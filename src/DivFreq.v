==> flow/design.v <==
module DivFreq (
    input CLK_50,
    input rst,
    output reg CLK2 
  );
  reg [$clog2(200)-1:0] counter;
  initial begin
    counter = 'd00;
    CLK2 = 1'b0;
  end
  always @ (posedge CLK_50) begin
    if (counter == 200) begin
        counter = 0;
        CLK2 <= ~CLK2;
    end
    else begin
        counter = counter +1;
    end 
  end
endmodule
# Reports on DivFreq
# The steps from the RTL of DivFreq to its reports follow in flow order.
# Line numbers count from 1 in the design file above.
# Operators carry their Yosys type and port widths (W data, S select, Z words).
# Library cell names are shortened.
# A cell with n/a has no value.
# setup
top_module,DivFreq
clk_port,CLK_50
library,sky130hd
lib_corner,tt_025C_1v80

# Word level
# Counts by Yosys on the flattened word-level netlist (proc, flatten, opt, wreduce; memories kept). Register bits leave out memories and registers merged into their read ports (data or address); mux counts leave out enables and synchronous resets folded into registers. Print and check cells are left out. Cells with the same type and inputs are merged into one.
# word_totals
reg_bits,9
out_inout_bits,1
in_bits,2
elab_cells,5
# classes
add_sub_neg,1
equal,1
bitwise,1
# ops
op,count
$add A8 B1 Y8 const B,1
$eq A8 B8 Y1 const B,1
$not A1 Y1,1

# Logic depth
# Longest topological path by Yosys (ltp), each cell counted once; first at word level (registers and memories cut), then after technology mapping (sequential cells cut; the memories' decode and read muxes count).
# logic_depth
word_depth,1
ABC_AREA,0
depth_mapped,5
mapped_depth_nobuf,5

# Netlist
# The flow's flattened synthesis, as Yosys stat reports it; memories are mapped. The netlist is that of the ABC_AREA named above (0 if unset); the other value can give another one.
# by_type
cell_type,count,area_total_um2
dfxtp_1,8,160.154
edfxtp_1,1,30.029
xnor2_1,3,26.275
ha_1,2,25.024
nor4b_4,1,23.773
inv_1,5,18.768
xor2_1,2,17.517
nand3_1,3,15.014
nor2_1,4,15.014
o211ai_1,2,15.014
buf_6,1,11.261
mux2i_1,1,10.01
nand4b_1,1,8.758
o2111ai_1,1,8.758
nand2_1,2,7.507
or4_1,1,7.507
nand4_1,1,6.256
nor2b_1,1,6.256
o21ai_0,1,5.005
# synth_totals
stdcells,41
area_um2,417.9
flip_flops,9
buffers,1

# Path before layout
# Path of least setup slack by OpenSTA after synthesis, without wires, with an ideal clock, recovery checks aside; 20% of the period is set as input and as output delay. Where synthesis merged equal registers, the netlist keeps one of their names.
# synth_path
kind,reg2reg
start,reg counter[0]
end,reg CLK2
launch_ns,0.000
setup_ns,0.336
delay_ns,1.327
slack_ns,0.003
arrival_ns,0.991
driving_pins,5
t_required_ns,0.994
path_buffers,0
period_ns,1.33
period_less_setup_slack_ns,1.327
# "delay_ns" = arrival - input delay + setup time.
# "driving_pins": output pins that drive a net of the path, with the launching flip-flop's if there is one; two outputs of one cell count as two.
# "period_less_setup_slack_ns" is the clock period less the worst setup slack; recovery checks do not enter. This is arithmetic on one report: input and output delays are still those of the set period (20% each).
# Between the ends stands the longest chain of elaborated cells between them, by number of cells; it is not shown to be the way that was timed. Of several equally long chains one is given.
# Each line given opens the expression or statement behind the cell; cells for indexed reads and writes are added by Yosys, which also makes memories of some case tables.
# synth_between
cell_sequence,dfxtp_1 inv_1 ha_1 nand4b_1 nor4b_4
elab_chain_cells,1
cone_cells,1
# synth_lines
item,line_no,text
"start, declared",6,reg [$clog2(200)-1:0] counter;
"start, assigned",13,counter = 0;
"start, assigned",17,counter = counter +1;
$eq A8 B8 Y1,12,if (counter == 200) begin
"end, assigned",14,CLK2 <= ~CLK2;
"end, declared",4,output reg CLK2

# Worst path after layout
# Path of least setup slack in the final report of run B (OpenROAD, finished layout, wires in). Where an end is a register, its clock arrival counts in the times.
# layout_path
kind,reg2reg
start,reg counter[0]
end,reg counter[3]
arrival_ns,1.46
period_ns,0.858
t_required_ns,1.03
launch_ns,0.27
setup_ns,0.10
path_buffers,1
slack_ns,-0.43
driving_pins,7
# Between the ends stands the longest chain of elaborated cells between them, by number of cells; it is not shown to be the way that was timed. Of several equally long chains one is given.
# layout_between
cell_sequence,dfxtp_2 inv_2 ha_4 nand4b_1 nor4b_4 buf_4 nor2_1
elab_chain_cells,1
cone_cells,2
# layout_lines
item,line_no,text
"start, declared",6,reg [$clog2(200)-1:0] counter;
"start, assigned",13,counter = 0;
"start, assigned",17,counter = counter +1;
$add A8 B1 Y8,17,
"end, assigned",13,
"end, assigned",17,
"end, declared",6,

Appendix: measured runs

Record of 2 stored runs of the RTL-to-layout flow on DivFreq, platform sky130hd. The runs are unordered. Constraints: input delay and output delay 20% of the set period each, output load 0.01 pF.
"clock_period_reached_ns" means the clock period less the worst setup slack. The figure is calculated, with input and output delays left at 20% of the set period.
"worstPathTime_ns" means the part of the period allowed to the worst setup path (the constraints hold back 20% at inputs and 20% at outputs) less its slack; where the path has registers, the arrival times of their clocks count too.
"total_power_uw": no workload was simulated; the value follows from the tool's default switching activity.

Run A, flow files:
==> flow/run.sh <==
#!/bin/bash
# the make line also repeats the synthesis and layout settings of config.mk as NAME=value (left out here)
make -C /OpenROAD-flow-scripts/flow DESIGN_CONFIG=/design/flow/config.mk WORK_HOME=/design/flow/orfs CLKGATE_MAP_FILE= finish
==> flow/config.mk <==
export PLATFORM = sky130hd
export DESIGN_NAME = DivFreq
export DESIGN_NICKNAME = DivFreq
export VERILOG_FILES = /design/flow/design.v
export SDC_FILE = /design/flow/constraint.sdc
export NUM_CORES = 4
export LEC_CHECK = 0
export CAP_MARGIN = 20
export CORE_MARGIN = 2
export CORE_UTILIZATION = 68
export SLEW_MARGIN = 20
==> flow/constraint.sdc <==
create_clock -name core_clock -period 1.36 [get_ports {CLK_50}]
set_input_delay 0.2720 -clock core_clock [delete_from_list [all_inputs] [get_ports {CLK_50}]]
set_output_delay 0.2720 -clock core_clock [all_outputs]
set_load 0.01 [all_outputs]

Run A: stopped before the end: floorplanning reported PDN-0185

Run B, flow files:
==> flow/run.sh <==
#!/bin/bash
# the make line also repeats the synthesis and layout settings of config.mk as NAME=value (left out here)
make -C /OpenROAD-flow-scripts/flow DESIGN_CONFIG=/design/flow/config.mk WORK_HOME=/design/flow/orfs CLKGATE_MAP_FILE= finish
==> flow/config.mk <==
export PLATFORM = sky130hd
export DESIGN_NAME = DivFreq
export DESIGN_NICKNAME = DivFreq
export VERILOG_FILES = /design/flow/design.v
export SDC_FILE = /design/flow/constraint.sdc
export NUM_CORES = 4
export LEC_CHECK = 0
export CAP_MARGIN = 20
export CELL_PAD_IN_SITES_DETAIL_PLACEMENT = 0
export CORE_ASPECT_RATIO = 0.61
export CORE_MARGIN = 2
export CORE_UTILIZATION = 20
export GPL_ROUTABILITY_DRIVEN = 1
export HOLD_SLACK_MARGIN = 0.08
export MIN_ROUTING_LAYER = met1
export SETUP_SLACK_MARGIN = -0.05
export SLEW_MARGIN = 0
==> flow/constraint.sdc <==
create_clock -name core_clock -period 0.858 [get_ports {CLK_50}]
set_input_delay 0.1716 -clock core_clock [delete_from_list [all_inputs] [get_ports {CLK_50}]]
set_output_delay 0.1716 -clock core_clock [all_outputs]
set_load 0.01 [all_outputs]

==> results of run B, as CSV <==
result,value
worst_setup_slack_ns,-0.433
dieArea_um2,2482.2
worstPathTime_ns,1.29
worst_setup_path_type,"reg2reg"
synth_chip_area_um2,417.9
timing.hold.ws_ns,0.553
finalUtil_frac,0.347
clock_period_reached_ns,1.291
stdcell_area_um2,656.9
total_power_uw,765.3
setup_tns_ns,-3.357
